==> flow/design.v <==
module classifi(
    input logic i_clk,
    input logic i_rst,
    input logic i_enable,
    input logic [59:0] i_din,
    output logic [4:0] o_dout
);
    logic [59:0] average [4:0];
    logic [59:0] min;
    logic [59:0] cal_temp;
    logic [4:0] in_region;
    logic [2:0] min_locate;
    logic [59:0]MIN_LABEL_1 = 60'hffffffffed5c28f;
    logic [59:0]MAX_LABEL_1 = 60'h00000000248f5c3;
    logic [59:0]MIN_LABEL_2 = 60'hffffffffef3d70a;
    logic [59:0]MAX_LABEL_2 = 60'h0000000019147ae;
    logic [59:0]MIN_LABEL_3 = 60'hffffffffe370a3d;
    logic [59:0]MAX_LABEL_3 = 60'h000000000e8f5c3;
    logic [59:0]MIN_LABEL_4 = 60'hffffffffa866666;
    logic [59:0]MAX_LABEL_4 = 60'h000000000ad70a4;
    logic [59:0]MIN_LABEL_5 = 60'hffffffffa4c28f6;
    logic [59:0]MAX_LABEL_5 = 60'h000000000751eb8;
    assign average[0] = (MAX_LABEL_1 + MIN_LABEL_1) / 2;
    assign average[1] = (MAX_LABEL_2 + MIN_LABEL_2) / 2;
    assign average[2] = (MAX_LABEL_3 + MIN_LABEL_3) / 2;
    assign average[3] = (MAX_LABEL_4 + MIN_LABEL_4) / 2;
    assign average[4] = (MAX_LABEL_5 + MIN_LABEL_5) / 2;
    always_comb begin
        in_region[0] = (signed'(i_din) >= signed'(MIN_LABEL_1) && signed'(i_din) <= signed'(MAX_LABEL_1)) ? 1'b1 : 1'b0;
        in_region[1] = (signed'(i_din) >= signed'(MIN_LABEL_2) && signed'(i_din) <= signed'(MAX_LABEL_2)) ? 1'b1 : 1'b0;
        in_region[2] = (signed'(i_din) >= signed'(MIN_LABEL_3) && signed'(i_din) <= signed'(MAX_LABEL_3)) ? 1'b1 : 1'b0;
        in_region[3] = (signed'(i_din) >= signed'(MIN_LABEL_4) && signed'(i_din) <= signed'(MAX_LABEL_4)) ? 1'b1 : 1'b0;
        in_region[4] = (signed'(i_din) >= signed'(MIN_LABEL_5) && signed'(i_din) <= signed'(MAX_LABEL_5)) ? 1'b1 : 1'b0;
    end
    always @(*) begin
        min = 60'hFFFFFFFFFFFFFFF;  
        min_locate = 3'dx;          
        for (int i = 0; i < 5; i++) begin
            if (in_region[i]) begin
                if (min == 60'hFFFFFFFFFFFFFFF) begin
                    min = i_din - average[i];
                    min_locate = i[2:0]; 
                end else begin
                    cal_temp = i_din - average[i]; 
                    if (cal_temp[59] & ~min[59]) begin
                        min = cal_temp; 
                        min_locate = i[2:0]; 
                    end else if (cal_temp[59] & min[59] | ~cal_temp[59] & ~min[59]) begin
                        if (min >= cal_temp) begin
                            min = cal_temp; 
                            min_locate = i[2:0];
                        end
                    end 
                end
            end
        end
    end
    always_ff @(posedge i_clk or posedge i_rst) begin
        if (i_rst) begin
            o_dout <= 5'd0;
        end else if (i_enable) begin
            o_dout <= 5'd0;       
            o_dout[min_locate] <= 1'b1;  
        end
    end
endmodule
# == Reports on classifi ==
# What the tools print for classifi, step after step.
# Line numbers count from 1 in the design file above.
# Library cell names are shortened.
# Not given: n/a
# design
top,classifi
clock_port,i_clk
cell_library,sky130hd
corner,tt_025C_1v80

# == Word level ==
# Counts by Yosys on the flattened word-level netlist (proc, flatten, opt, wreduce). Print and check cells are left out. Cells with the same type and inputs are merged into one.
# bits
ff_bits,5
inputBits,63
out_inout_bits,5
wordCells,97
# op_classes
add_sub_neg,6
cmp,14
eq_ne,4
n_shift,1
n_mux,42
n_logic,24
reduce_and_logical,5
# op_table
op,count
60-bit 2-to-1 mux,16
60-bit greater-or-equal comparator,4
60-bit equality test with constant B,4
60-bit by 26-bit greater-or-equal comparator with 1-bit output with constant B,3
60-bit by 59-bit subtractor with 60-bit output with constant B,3
60-bit by 25-bit less-or-equal comparator with 1-bit output with constant B,2
60-bit by 28-bit greater-or-equal comparator with 1-bit output with constant B,2
3-bit 2-to-1 mux,21
60-bit by 23-bit subtractor with 60-bit output with constant B,1
60-bit by 24-bit subtractor with 60-bit output with constant B,1
60-bit by 24-bit less-or-equal comparator with 1-bit output with constant B,1
60-bit by 26-bit less-or-equal comparator with 1-bit output with constant B,1
60-bit by 27-bit less-or-equal comparator with 1-bit output with constant B,1
1-bit bitwise AND,12
1-bit inverter,8
1-bit logical AND,5
1-bit by 4-bit variable shift with 5-bit output with constant A,1
1-bit 2-to-1 mux,5
1-bit bitwise OR,4
3-bit negation with 4-bit output,1

# == Longest topological paths ==
# Depth = most cells in a row (Yosys ltp): at word level without a register or memory, in the mapped netlist without a sequential cell, where the memories' decode and read muxes count.
# logic_depth
word_depth,34
ABC_AREA,0
mapped_depth,79
mapped_depth_nobuf,69

# == After synthesis ==
# Source: synth_stat.txt of the flow (Yosys; design flattened, memories mapped). It holds for the ABC_AREA given above (unset counts as 0); a run with the other value may have another netlist.
# synth_totals
cell_count,2172
yosys_area_um2,14749.1
ffs,5
buffers,148
# types
cell_type,count,type_area_um2
ha_1,262,3.28E+03
xnor2_1,160,1.4E+03
a21oi_1,145,725.696
nor2_1,182,683.155
nand2_1,167,626.851
o21ai_0,119,595.571
nand4_1,93,581.808
mux2i_1,53,530.509
xor2_1,56,490.47
a21o_1,58,435.418
clkbuf_1,113,424.157
inv_1,109,409.142
nand3_1,71,355.341
nor3_1,66,330.317
nor4_1,45,281.52
mux2_2,23,258.998
o31ai_1,26,195.187
nor2b_1,26,162.656
# Other cell types: 73; their cells: 398.

# == Worst setup path after synthesis ==
# Path of least setup slack by OpenSTA after synthesis, without wires, with an ideal clock, recovery checks aside; 20% of the period is set as input and as output delay. Where synthesis merged equal registers, the netlist keeps one of their names.
# synth_path
kind,in2reg
startpoint,input i_din[2]
endpoint,register o_dout[2]
tclk_ns,30.0
launch_ns,6.000
arrival_ns,20.923
required_ns,29.917
path_slack_ns,8.995
path_delay_ns,15.006
driving_pins,78
path_buffers,11
synth_period_reached_ns,21.005
# "path_delay_ns" = arrival - input delay + setup time.
# "driving_pins" counts driving pins, that of a launching flip-flop among them; a cell with two outputs on the path counts twice.
# "synth_period_reached_ns" is the clock period less the worst setup slack; recovery checks do not enter. This is arithmetic on one report: input and output delays are still those of the set period (20% each).
# Between the ends stands the longest chain of elaborated cells between them, by number of cells; it is not shown to be the way that was timed. Of several equally long chains one is given.
# A line is the first line of the expression or statement that the cell stems from. Yosys adds cells for indexed reads and writes and turns some case tables into memories.
# A register here has more assigning lines than the two given.
# synth_between
cell_sequence,ha_1 -> clkbuf_1 -> a211oi_1 -> a21oi_1 -> a31oi_1 -> o21ai_0 -> a2111oi_0 -> nor2b_1 -> nand2b_1 -> or2_2 -> nor2_1 -> nand3_1 -> xor2_1 -> ha_1 -> nand4_1 -> nor4_1 -> o211ai_1 -> o21bai_1 -> (+42 left out) -> a21o_1 -> a21o_1 -> a21o_1 -> a21o_1 -> a21oi_1 -> o21a_1 -> nor3_1 -> o221ai_1 -> a31oi_1 -> clkbuf_1 -> or3_1 -> ha_1 -> buf_2 -> nor4_1 -> nand3_1 -> a31oi_1 -> a311oi_2 -> o22ai_1
elab_chain_len,34
cells_between,96
classes_between,6 x add/sub; 14 x compare; 4 x eq/ne; 1 x shift; 42 x mux; 24 x logic; 5 x reduce/logical
# synth_lines
item,line_no,text
"start, declared",5,"input logic [59:0] i_din,"
60-bit by 26-bit greater-or-equal comparator with 1-bit output,29,in_region[0] = (signed'(i_din) >= signed'(MIN_LABEL_1) && signed'(i_din) <= signed'(MAX_LABEL_1)) ? 1'b1 : 1'b ...
1-bit logical AND,29,
1-bit 2-to-1 mux,29,
60-bit 2-to-1 mux,39,if (in_region[i]) begin
1-bit inverter,48,end else if (cal_temp[59] & min[59] | ~cal_temp[59] & ~min[59]) begin
1-bit bitwise AND,48,
1-bit bitwise OR,48,
(+20 left out),n/a,
1-bit bitwise OR,48,
3-bit 2-to-1 mux,48,
3-bit 2-to-1 mux,45,if (cal_temp[59] & ~min[59]) begin
3-bit 2-to-1 mux,40,if (min == 60'hFFFFFFFFFFFFFFF) begin
3-bit 2-to-1 mux,39,
3-bit negation with 4-bit output,63,o_dout[min_locate] <= 1'b1;
1-bit by 4-bit variable shift with 5-bit output,63,
"end, assigned",62,o_dout <= 5'd0;
"end, assigned",63,
"end, declared",6,output logic [4:0] o_dout

--- runs ---
Top module classifi; platform sky130hd; tools Yosys and OpenROAD; 2 stored runs in no particular order. Input and output delays are each 20% of the period that was set; the output load is 0.01 pF.

Flow run 1, flow files:
==> flow/run.sh <==
#!/bin/bash
# the make line also repeats the synthesis and layout settings of config.mk as NAME=value (left out here)
make -C /OpenROAD-flow-scripts/flow DESIGN_CONFIG=/design/flow/config.mk WORK_HOME=/design/flow/orfs CLKGATE_MAP_FILE= finish
==> flow/config.mk <==
export PLATFORM = sky130hd
export DESIGN_NAME = classifi
export DESIGN_NICKNAME = classifi
export VERILOG_FILES = /design/flow/design.v
export SDC_FILE = /design/flow/constraint.sdc
export NUM_CORES = 4
export LEC_CHECK = 0
export ABC_AREA = 0
export CAP_MARGIN = 20
export CELL_PAD_IN_SITES_GLOBAL_PLACEMENT = 2
export CORE_MARGIN = 9
export CORE_UTILIZATION = 59
export CTS_CLUSTER_DIAMETER = 240
export GPL_TIMING_DRIVEN = 0
export PLACE_DENSITY = 0.63
export SLEW_MARGIN = 20
==> flow/constraint.sdc <==
create_clock -name core_clock -period 28.0 [get_ports {i_clk}]
set_input_delay 5.6000 -clock core_clock [delete_from_list [all_inputs] [get_ports {i_clk}]]
set_output_delay 5.6000 -clock core_clock [all_outputs]
set_load 0.01 [all_outputs]

Flow run 1: not finished: placement ended with error GPL-0301

Flow run 2, flow files:
==> flow/run.sh <==
#!/bin/bash
# the make line also repeats the synthesis and layout settings of config.mk as NAME=value (left out here)
make -C /OpenROAD-flow-scripts/flow DESIGN_CONFIG=/design/flow/config.mk WORK_HOME=/design/flow/orfs CLKGATE_MAP_FILE= finish
==> flow/config.mk <==
export PLATFORM = sky130hd
export DESIGN_NAME = classifi
export DESIGN_NICKNAME = classifi
export VERILOG_FILES = /design/flow/design.v
export SDC_FILE = /design/flow/constraint.sdc
export NUM_CORES = 4
export LEC_CHECK = 0
export CAP_MARGIN = 25
export CELL_PAD_IN_SITES_GLOBAL_PLACEMENT = 2
export CORE_MARGIN = 2
export CORE_UTILIZATION = 70
export CTS_CLUSTER_SIZE = 48
export MAX_ROUTING_LAYER = met4
export PLACE_DENSITY_LB_ADDON = 0.1
export SLEW_MARGIN = 20
==> flow/constraint.sdc <==
create_clock -name core_clock -period 26.0 [get_ports {i_clk}]
set_input_delay 5.2000 -clock core_clock [delete_from_list [all_inputs] [get_ports {i_clk}]]
set_output_delay 5.2000 -clock core_clock [all_outputs]
set_load 0.01 [all_outputs]

Flow run 2: not finished: placement ended with error FLW-0024
--- end ---
